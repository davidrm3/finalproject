==> flow/design.v <==
module back_controller(input [7:0] keycode0, keycode1,
							  input CLK,
							  input reset, ts_colide, bs_collide,
							  output logic [3:0] tracker, tracker2,
							  output logic [10:0] background_number,  
							  output [3:0] HEXstate
);
		enum logic [5:0] {StartScreen,
							Green1,
							Green2,
							Green3,
							Leaf1,
							Leaf2, 
							Leaf3,
							EndScreen
							}	state, next_state;
		always_ff @ (posedge CLK)
		begin
				if(background_number == 10'b00_0000_0000)
						tracker <= 0; 
				else if (ts_colide)
					tracker <= tracker + 1; 
				else if(bs_collide)
					tracker <= tracker -1;
				else 
					tracker <= tracker;
		end
		always_ff @ (posedge CLK)
		begin
				if (reset)
					state <= StartScreen;  
				else
					state <= next_state;
		end
			always_comb
		begin 
				next_state = state;
				background_number = 10'h0;
			unique case(state)
			StartScreen:	
				if((keycode0 == 8'h2C))  
					next_state = Green1;		
				else
					next_state = StartScreen;	
			Green1:
				if((tracker == 1) || (keycode0 == 8'h1e))	 
					next_state = Green2;					
				else					
					next_state = Green1;
			Green2:
				if((tracker == 2) || (keycode0 == 8'h1f))  
					next_state = Green3;
				else if((tracker == 1))
					next_state = Green1;
				else
					next_state = Green2;
			Green3:
				if((tracker == 3) || (keycode0 == 8'h20))  
					next_state = Leaf1;
				else if((tracker == 2))
					next_state = Green2;
				else
					next_state = Green3;		
			Leaf1:
				if((tracker == 4) || (keycode0 == 8'h21))   
					next_state = Leaf2;
				else if((tracker == 3))
					next_state = Green3;
				else
					next_state = Leaf1;
			Leaf2:
				if((tracker == 5) || (keycode0 == 8'h22))  
					next_state = Leaf3;
				else if((tracker == 4))
					next_state = Leaf1;
				else
					next_state = Leaf2;
			Leaf3:
				if((tracker == 6) || (keycode0 == 8'h23))   
					next_state = EndScreen;
				else if((tracker == 5))
					next_state = Leaf2;
				else
					next_state = Leaf3;					
			EndScreen:	
				if((keycode0 == 8'h15))  
						next_state = StartScreen;			
				else
					next_state = EndScreen;
			endcase
			unique case(state)
			StartScreen:
				begin
					background_number[0] = 1'b1;  
					HEXstate = 4'b0000;  
					tracker2 = 0;
				end
			Green1:
				begin
					background_number[1] = 1'b1;  
					HEXstate = 4'b0001;  
					tracker2 = 1;
				end
			Green2:
				begin
					background_number[2] = 1'b1;  
					HEXstate = 4'b0010;  
					tracker2 = 2;
				end
			Green3:
				begin
					background_number[3] = 1'b1;  
					HEXstate = 4'b0011;  
					tracker2 = 3;
				end	
			Leaf1:		
				begin
					background_number[4] = 1'b1;  
					HEXstate = 4'b0010;  
					tracker2 = 4;
				end
			Leaf2:		
				begin
					background_number[5] = 1'h1;  
					HEXstate = 4'b0101;  
					tracker2 = 5;
				end
			Leaf3:		
				begin
					background_number[6] = 1'h1;  
					HEXstate = 4'b0110;  
					tracker2 = 6;
				end
			EndScreen:		
				begin
					background_number[7] = 1'h1;  
					HEXstate = 4'b0111;  
					tracker2 = 7;
				end
			default :
				begin
					background_number = 10'h0; 
					HEXstate = 4'b1010;  
					tracker2 = 0;
				end	
			endcase		
		end
	endmodule
From RTL to reports: back_controller --
Tool output for the design above, in the order of the flow. Lines are those of the file above, counted from 1. Not given: n/a
Inputs: design top back_controller, clock port CLK, cell library sky130hd, corner tt_025C_1v80

Word level --
Counts by Yosys on the flattened word-level netlist (proc, flatten, opt, wreduce; memories kept). Print and check cells are left out. Cells with the same type and inputs are merged into one. Yosys's memory passes give these memory sizes; they may raise the number of words (mostly to a power of two), join words into wider ones and drop unused or constant bits.
Cells by class: add/subtract/negate cells 2, equality and inequality tests 21, reductions and logical operators 10, mux-type cells 18
Operators by type and width (count):
- case mux 6 bit (select 8 bit) | 1
- equality test 8 x 6 -> 1 bit (second input constant) | 5
- equality test 6 x 3 -> 1 bit (second input constant) | 4
- equality test 8 x 5 -> 1 bit (second input constant) | 3
- two-way mux 19 bit | 1
- two-way mux 3 bit | 5
- equality test 4 x 3 -> 1 bit (second input constant) | 3
- equality test 6 x 2 -> 1 bit (second input constant) | 2
- two-way mux 2 bit | 6
- logical NOT 11 bit | 1
- equality test 4 x 2 -> 1 bit (second input constant) | 2
- two-way mux 4 bit | 2
- logical OR 1 bit | 6
- equality test 6 x 1 -> 1 bit (second input constant) | 1
- logical NOT 6 bit | 1
- adder 4 x 1 -> 4 bit (second input constant) | 1
- subtractor 4 x 1 -> 4 bit (second input constant) | 1
- equality test 4 x 1 -> 1 bit (second input constant) | 1
- logical NOT 3 bit | 1
- two-way mux 1 bit | 3
- nonzero test 2 bit | 1
Word-level totals: memories 1, output and inout bits 23, ROM bits 112, register bits 10, input bits 20, clocked read ports x word width 14, cells after elaboration 54
Memory list:
- (name not given) | words 8, bits a word 14, rd ports 1, write ports 0, line 91 | unique case(state)

Logic depth --
Longest topological path by Yosys (ltp), each cell counted once; first at word level (registers and memories cut), then after technology mapping (sequential cells cut; the memories' decode and read muxes count).
Depth: word-level depth 5, ABC_AREA 0, depth in mapped cells 9, depth with buffers taken out 9

Mapped cells and area --
Source: synth_stat.txt of the flow (Yosys; design flattened, memories mapped). It holds for the ABC_AREA given above (unset counts as 0); a run with the other value may have another netlist.
Mapped netlist: buffers 9, sequential part of the area 400.4 µm², flip-flops 20, synthesis area 1238.7 µm², standard cells after synthesis 135
Cell types:
- sky130_fd_sc_hd__dfxtp_1 | count 20, total area 400.384 µm²
- sky130_fd_sc_hd__ha_1 | count 5, total area 62.56 µm²
- sky130_fd_sc_hd__buf_4 | count 8, total area 60.058 µm²
- sky130_fd_sc_hd__nand3_1 | count 6, total area 30.029 µm²
- sky130_fd_sc_hd__nor2_1 | count 8, total area 30.029 µm²
- sky130_fd_sc_hd__nor4b_2 | count 2, total area 30.029 µm²
- sky130_fd_sc_hd__o41ai_4 | count 1, total area 27.526 µm²
- sky130_fd_sc_hd__xnor2_1 | count 3, total area 26.275 µm²
- sky130_fd_sc_hd__a21oi_1 | count 5, total area 25.024 µm²
- sky130_fd_sc_hd__nor2b_1 | count 4, total area 25.024 µm²
- sky130_fd_sc_hd__nor3_1 | count 5, total area 25.024 µm²
- sky130_fd_sc_hd__nand2_1 | count 6, total area 22.522 µm²
- sky130_fd_sc_hd__o2111a_1 | count 2, total area 22.522 µm²
- sky130_fd_sc_hd__o21ai_0 | count 4, total area 20.019 µm²
- sky130_fd_sc_hd__or4b_1 | count 2, total area 20.019 µm²
- sky130_fd_sc_hd__a31oi_1 | count 3, total area 18.768 µm²
- sky130_fd_sc_hd__and2_1 | count 3, total area 18.768 µm²
- sky130_fd_sc_hd__nand2b_1 | count 3, total area 18.768 µm²
Other cell types: 35; their cells: 45.

Path before layout --
OpenSTA on the mapped netlist: ideal clock, no wires. The path of least setup slack (recovery checks aside). Input and output delay are each 20% of the period. Register names are those of the netlist, which keeps one name where synthesis merged equal registers.
Path after synthesis: path type register -> register, from reg tracker[0], to reg (no name shown), path slack 0.589 ns, stages 9, delay of the path 2.291 ns, period 2.88 ns, buffers on the path 0, arrival 2.176 ns, period reached after synthesis 2.291 ns
"delay of the path" is the arrival time less input delay plus setup time. "stages" counts driving pins, that of a launching flip-flop among them; a cell with two outputs on the path counts twice. "period reached after synthesis" is the clock period less the worst setup slack; recovery checks do not enter. This is arithmetic on one report: input and output delays are still those of the set period (20% each). A register here has more assigning lines than the two given.
On the way, after synthesis: cells stage by stage sky130_fd_sc_hd__dfxtp_1 > sky130_fd_sc_hd__inv_1 > sky130_fd_sc_hd__ha_1 > sky130_fd_sc_hd__or4bb_1 > sky130_fd_sc_hd__a31o_1 > sky130_fd_sc_hd__a221oi_2 > sky130_fd_sc_hd__o211ai_2 > sky130_fd_sc_hd__nor3b_4 > sky130_fd_sc_hd__and3_1
Ends and longest elaborated chain, after synthesis:
- start: declaration | line 4 | output logic [3:0] tracker, tracker2,
- start: assignment | line 22 | tracker <= tracker + 1;
- start: assignment | line 24 | tracker <= tracker -1;
No chain of elaborated cells between the ends is given.

Worst path after layout --
Path of least setup slack in the final report of entry A (OpenROAD, finished layout, wires in). Where an end is a register, its clock arrival counts in the times.
Path after layout: path type register -> register, from reg tracker[0], to reg (no name shown), period 2.57 ns, path slack 0.17 ns, buffers on the path 0, stages 9, arrival 2.60 ns
A register here has more assigning lines than the two given.
On the way, after layout: cells stage by stage sky130_fd_sc_hd__dfxtp_1 > sky130_fd_sc_hd__inv_1 > sky130_fd_sc_hd__ha_1 > sky130_fd_sc_hd__or4bb_1 > sky130_fd_sc_hd__a31o_1 > sky130_fd_sc_hd__a221oi_2 > sky130_fd_sc_hd__o211ai_2 > sky130_fd_sc_hd__nor3b_4 > sky130_fd_sc_hd__and3_1
Ends and longest elaborated chain, after layout:
- start: declaration | line 4 | output logic [3:0] tracker, tracker2,
- start: assignment | line 22 | tracker <= tracker + 1;
- start: assignment | line 24 | tracker <= tracker -1;
No chain of elaborated cells between the ends is given.

Below are 2 stored runs of the flow (Yosys, OpenROAD; platform sky130hd) on back_controller, each with its settings and what was measured, unordered. Constraints: input delay and output delay 20% of the set period each, output load 0.01 pF.
"clock period achieved" means the clock period less the worst setup slack. The figure is calculated, with input and output delays left at 20% of the set period.
"allowed time less slack (worst setup path)" means the part of the period allowed to the worst setup path (the constraints hold back 20% at inputs and 20% at outputs) less its slack; where the path has registers, the arrival times of their clocks count too.
"power": no workload was simulated; the value follows from the tool's default switching activity.

[entry A] flow files
==> flow/run.sh <==
#!/bin/bash
# the make line also repeats the synthesis and layout settings of config.mk as NAME=value (left out here)
make -C /OpenROAD-flow-scripts/flow DESIGN_CONFIG=/design/flow/config.mk WORK_HOME=/design/flow/orfs CLKGATE_MAP_FILE= finish
==> flow/config.mk <==
export PLATFORM = sky130hd
export DESIGN_NAME = back_controller
export DESIGN_NICKNAME = back_controller
export VERILOG_FILES = /design/flow/design.v
export SDC_FILE = /design/flow/constraint.sdc
export NUM_CORES = 4
export LEC_CHECK = 0
export CAP_MARGIN = 20
export CORE_MARGIN = 2
export CORE_UTILIZATION = 40
export SETUP_SLACK_MARGIN = -0.14
export SLEW_MARGIN = 20
==> flow/constraint.sdc <==
create_clock -name core_clock -period 2.57 [get_ports {CLK}]
set_input_delay 0.5140 -clock core_clock [delete_from_list [all_inputs] [get_ports {CLK}]]
set_output_delay 0.5140 -clock core_clock [all_outputs]
set_load 0.01 [all_outputs]

[entry A] result: post-route worst hold slack 0.565 ns; allowed time less slack (worst setup path) 2.40 ns; class of the worst setup path register -> register; synthesis area 1,238.7 µm²; utilization of the finished layout 55.9 %; total negative setup slack 0.000 ns; smallest setup slack 0.168 ns; std-cell area (final layout) 1,677.9 µm²; clock period achieved 2.402 ns; power 1,007 µW; area of the die 3,558.1 µm²

[entry B] flow files
==> flow/run.sh <==
#!/bin/bash
# the make line also repeats the synthesis and layout settings of config.mk as NAME=value (left out here)
make -C /OpenROAD-flow-scripts/flow DESIGN_CONFIG=/design/flow/config.mk WORK_HOME=/design/flow/orfs CLKGATE_MAP_FILE= finish
==> flow/config.mk <==
export PLATFORM = sky130hd
export DESIGN_NAME = back_controller
export DESIGN_NICKNAME = back_controller
export VERILOG_FILES = /design/flow/design.v
export SDC_FILE = /design/flow/constraint.sdc
export NUM_CORES = 4
export LEC_CHECK = 0
export CAP_MARGIN = 20
export CORE_MARGIN = 6
export CORE_UTILIZATION = 61
export MAX_ROUTING_LAYER = met5
export MIN_ROUTING_LAYER = met1
export PLACE_DENSITY_LB_ADDON = 0.01
export SLEW_MARGIN = 30
==> flow/constraint.sdc <==
create_clock -name core_clock -period 4.57 [get_ports {CLK}]
set_input_delay 0.9140 -clock core_clock [delete_from_list [all_inputs] [get_ports {CLK}]]
set_output_delay 0.9140 -clock core_clock [all_outputs]
set_load 0.01 [all_outputs]

[entry B] result: post-route worst hold slack 0.596 ns; allowed time less slack (worst setup path) 2.05 ns; class of the worst setup path input -> register; synthesis area 1,238.7 µm²; utilization of the finished layout 84.6 %; total negative setup slack 0.000 ns; smallest setup slack 1.603 ns; std-cell area (final layout) 1,540.2 µm²; clock period achieved 2.967 ns; power 561.8 µW; area of the die 3,255.8 µm²
